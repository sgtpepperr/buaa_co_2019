==> flow/design.v <==
`timescale 1ns / 1ps
module TIMER(clk,reset,Addr,WE,Din,Dout,IRQ
    );
    input clk;
    input reset;
    input [31:0] Addr;
    input WE;
    input [31:0] Din;
    output [31:0] Dout;
    output IRQ;
	reg [1:0] state;
	reg [31:0] mem [2:0];
	reg _IRQ;
	assign IRQ = mem[0][3] & _IRQ;
	assign Dout = mem[Addr[3:2]];
	wire [31:0] load = Addr[3:2] == 0 ? {28'h0, Din[3:0]} : Din;
	integer i;
	always @(posedge clk) begin
		if(reset) begin
			state <= 0; 
			for(i = 0; i < 3; i = i+1) mem[i] <= 0;
			_IRQ <= 0;
		end
		else if(WE) begin
			mem[Addr[3:2]] <= load;
		end
		else begin
			case(state)
				2'b00 : if(mem[0][0]) begin
					state <= 2'b01;
					_IRQ <= 1'b0;
				end
				2'b01 : begin
					mem[2] <= mem[1];
					state <= 2'b10;
				end
				2'b10  : 
					if(mem[0][0]) begin
						if(mem[2] > 1) mem[2] <= mem[2]-1;
						else begin
							mem[2] <= 0;
							state <= 2'b11;
							_IRQ <= 1'b1;
						end
					end
					else state <= 2'b00;
				default : begin
					if(mem[0][2:1] == 2'b00) mem[0][0] <= 1'b0;
					else _IRQ <= 1'b0;
					state <= 2'b00;
				end
			endcase
		end
	end
endmodule
======== Step by step through the tools: TIMER ========
The steps from the RTL of TIMER to its reports follow in flow order.
Lines are those of the file above, counted from 1.
Cell names lack the library's common part.
The mark n/a stands for no value.
design
  top ..................................... TIMER
  clock ................................... clk
  library ................................. sky130hd
  timing corner ........................... tt_025C_1v80

======== Word level ========
Yosys after proc, flatten, opt, wreduce and memory -nomap, before mapping. Memory bits, and registers merged into a memory's read port (data or address), are not among the register bits. Print and check cells are not counted. Equal cells are merged and count once.
Memory sizes are those after Yosys's memory passes, which may raise the word count (mostly to a power of two), join words into wider ones and drop unused or constant bits.
storage and ports
  register bits ........................... 3
  RAM bits ................................ 128
  memories ................................ 1
  cells after elaboration ................. 79
memories
  memory  depth  bits a word  line  source
  mem     4      32           12    reg [31:0] mem [2:0];
cells by class
  add/subtract/negate cells ............... 1
  magnitude comparators ................... 1
  equality and inequality tests ........... 7
  muxes and demuxes ....................... 54
  bitwise logic cells ..................... 5
  reduce/logical cells .................... 8
operators by type and width
  kind                                                                       number
  32-bit two-way mux                                                         19
  32-bit OR reduction                                                        2
  32-bit by 1-bit subtractor with 32-bit output with constant B              1
  32-bit by 1-bit greater-than comparator with 1-bit output with constant B  1
  1-bit two-way mux                                                          25
  2-bit two-way mux                                                          8
  2-bit inequality test with constant B                                      3
  2-bit zero test                                                            3
  6-bit AND reduction                                                        1
  2-bit parallel mux with 3-bit select                                       1
  3-bit by 1-bit inequality test with 1-bit output with constant B           1
  3-bit inequality test with constant B                                      1
  3-bit AND reduction                                                        1
  3-bit OR reduction                                                         1
  1-bit parallel mux with 3-bit select                                       1
  1-bit OR                                                                   2
  1-bit inverter                                                             2
  2-bit by 1-bit == test with 1-bit output with constant B                   1
  2-bit == test with constant B                                              1
  1-bit AND                                                                  1

======== Depth ========
Depth = most cells in a row (Yosys ltp): at word level without a register or memory, in the mapped netlist without a sequential cell, where the memories' decode and read muxes count.
depth
  word-level depth ........................ 11
  ABC_AREA ................................ 0
  depth in mapped cells ................... 9

======== Synthesis result ========
Source: synth_stat.txt of the flow (Yosys; design flattened, memories mapped). It holds for the ABC_AREA given above (unset counts as 0); a run with the other value may have another netlist.
The area totals of this step are shown rounded.
cells by type
  cell      number  total area (sq um)
  edfxtp_1  128     3.84E+03
  mux4_2    32      720.691
  nor2_1    81      304.042
  xor2_1    19      166.41
  nand2_1   43      161.405
  nand3_1   30      150.144
  nor3_1    24      120.115
  clkbuf_1  31      116.362
  a21oi_1   20      100.096
  dfxtp_1   5       100.096
  and2_1    14      87.584
  nor4_1    13      81.328
  a221oi_1  9       78.826
  and3_1    12      75.072
  xnor2_1   8       70.067
  nor4_2    4       50.048
  or4_1     6       45.043
  or3_1     6       37.536
Not listed: further types 36, cells in them 67.
synthesis totals
  cells in the netlist .................... 552
  chip area (Yosys) ....................... 6797 sq um
  sequential part of the area ............. 3944 sq um
  mapped flip-flops ....................... 133
  buffer cells ............................ 37

======== Path before layout ========
Source: OpenSTA report_checks on the synthesized netlist (no wires, ideal clock, input and output delay 20% of the period each), path of least setup slack; recovery checks are left aside. Register names are those of the netlist, which keeps one name where synthesis merged equal registers.
path post-synthesis
  path kind ............................... input-to-reg
  start ................................... input port Addr[2]
  end ..................................... memory mem[0][0]
  clock period ............................ 5.3 ns
  library setup time ...................... 0.302 ns
  time at the first pin ................... 1.060 ns
  data arrival time ....................... 4.390 ns
  required time ........................... 4.998 ns
  slack ................................... 0.608 ns
  delay of the path ....................... 3.632 ns
  stages on the path ...................... 5
  path buffers ............................ 2
  synthesis period reached ................ 4.692 ns
"delay of the path" = arrival - input delay + setup time.
"stages on the path" counts driving pins, that of a launching flip-flop among them; a cell with two outputs on the path counts twice.
"synthesis period reached" is the clock period less the worst setup slack; recovery checks do not enter. This is arithmetic on one report: input and output delays are still those of the set period (20% each).
The rows between start and end are the longest chain of elaborated cells between them; the timing report does not say that the signal goes this way. Where chains are equally long, one stands for them.
A line is the first line of the expression or statement that the cell stems from. Yosys adds cells for indexed reads and writes and turns some case tables into memories.
The path ends at the enable pin of a flip-flop; only ways to that pin are counted.
between the ends, post-synthesis
  path through ............................ clkbuf_1 or2_2 clkbuf_1 o21ai_0 nand2b_1
  cells in the longest elaborated chain ... 4
  elaborated cells between the ends (all ways) .. 4
  classes of those cells .................. mux: 4
RTL lines, path post-synthesis
  what                            line  source
  from (decl)                     6     input [31:0] Addr;
  2-bit two-way mux               24    else if(WE) begin
  2-bit two-way mux               19    if(reset) begin
  2-bit two-way mux (2 in a row)  n/a
  to (decl)                       12    reg [31:0] mem [2:0];

======== Timing after layout ========
From the final timing report of job 1: the path of least setup slack in the routed layout; clock arrival at registers is part of the times.
path after layout
  path kind ............................... input-to-output
  start ................................... input port Addr[2]
  end ..................................... output port Dout[0]
  clock period ............................ 3.96 ns
  output delay ............................ 0.79 ns
  time at the first pin ................... 0.79 ns
  data arrival time ....................... 2.65 ns
  required time ........................... 3.17 ns
  slack ................................... 0.52 ns
  stages on the path ...................... 4
  path buffers ............................ 3
The rows between start and end are the longest chain of elaborated cells between them; the timing report does not say that the signal goes this way. Where chains are equally long, one stands for them.
A memory read counts as a cell of the chain, while the word-level depth stops at memories.
between the ends, after layout
  path through ............................ buf_2 buf_12 mux4_2 clkdlybuf4s50_1
  cells in the longest elaborated chain ... 1
  elaborated cells between the ends (all ways) .. 1
  classes of those cells .................. memory: 1
RTL lines, path after layout
  what                    line  source
  from (decl)             6     input [31:0] Addr;
  memory read 4 x 32 bit  12    reg [31:0] mem [2:0];
  to (decl)               9     output [31:0] Dout;

Wiki page: TIMER / flow data

Settings and measured results of 2 stored flow runs for module TIMER (sky130hd), not sorted in any way. The constraints put input and output delay at 20% of the set period each and load the outputs with 0.01 pF.
"reached clock period" is the run's clock period less its worst setup slack. It is reckoned from that one timing run; input and output delays stay at 20% of the period that was set.
"total power after layout": no workload was simulated; the value follows from the tool's default switching activity.
Values from the reports are rounded here.

---- job 1 ----
settings
  period_ns = 3.96
  CORE_UTILIZATION = 16
  PLACE_DENSITY = 0.38
  CORE_MARGIN = 5
  CELL_PAD_IN_SITES_GLOBAL_PLACEMENT = 1
  CELL_PAD_IN_SITES_DETAIL_PLACEMENT = 2
  TNS_END_PERCENT = 5
  CTS_CLUSTER_SIZE = 62
  CTS_CLUSTER_DIAMETER = 336
  CAP_MARGIN = 25
  MAX_ROUTING_LAYER = met4
  SLEW_MARGIN = 20
results
  chip area in the Yosys report ........... 6797 sq um
  die size ................................ 46700 sq um
  post-layout utilization ................. 21.6%
  setup slack of the worst path ........... 0.522 ns
  final worst hold slack .................. 0.472 ns
  total power after layout ................ 3.821 mW
  reached clock period .................... 3.438 ns

---- job 2 ----
settings
  period_ns = 4.62
  CORE_UTILIZATION = 42
  SETUP_SLACK_MARGIN = 0.78
  PLACE_DENSITY = 0.38
  TNS_END_PERCENT = 35
  ABC_AREA = 0
  GPL_TIMING_DRIVEN = 1
  MIN_ROUTING_LAYER = met1
  CAP_MARGIN = 20
  CORE_MARGIN = 2
  SLEW_MARGIN = 20
results
  chip area in the Yosys report ........... 6797 sq um
  die size ................................ 17220 sq um
  post-layout utilization ................. 53.6%
  setup slack of the worst path ........... 1.066 ns
  final worst hold slack .................. 0.446 ns
  total power after layout ................ 3.041 mW
  reached clock period .................... 3.554 ns
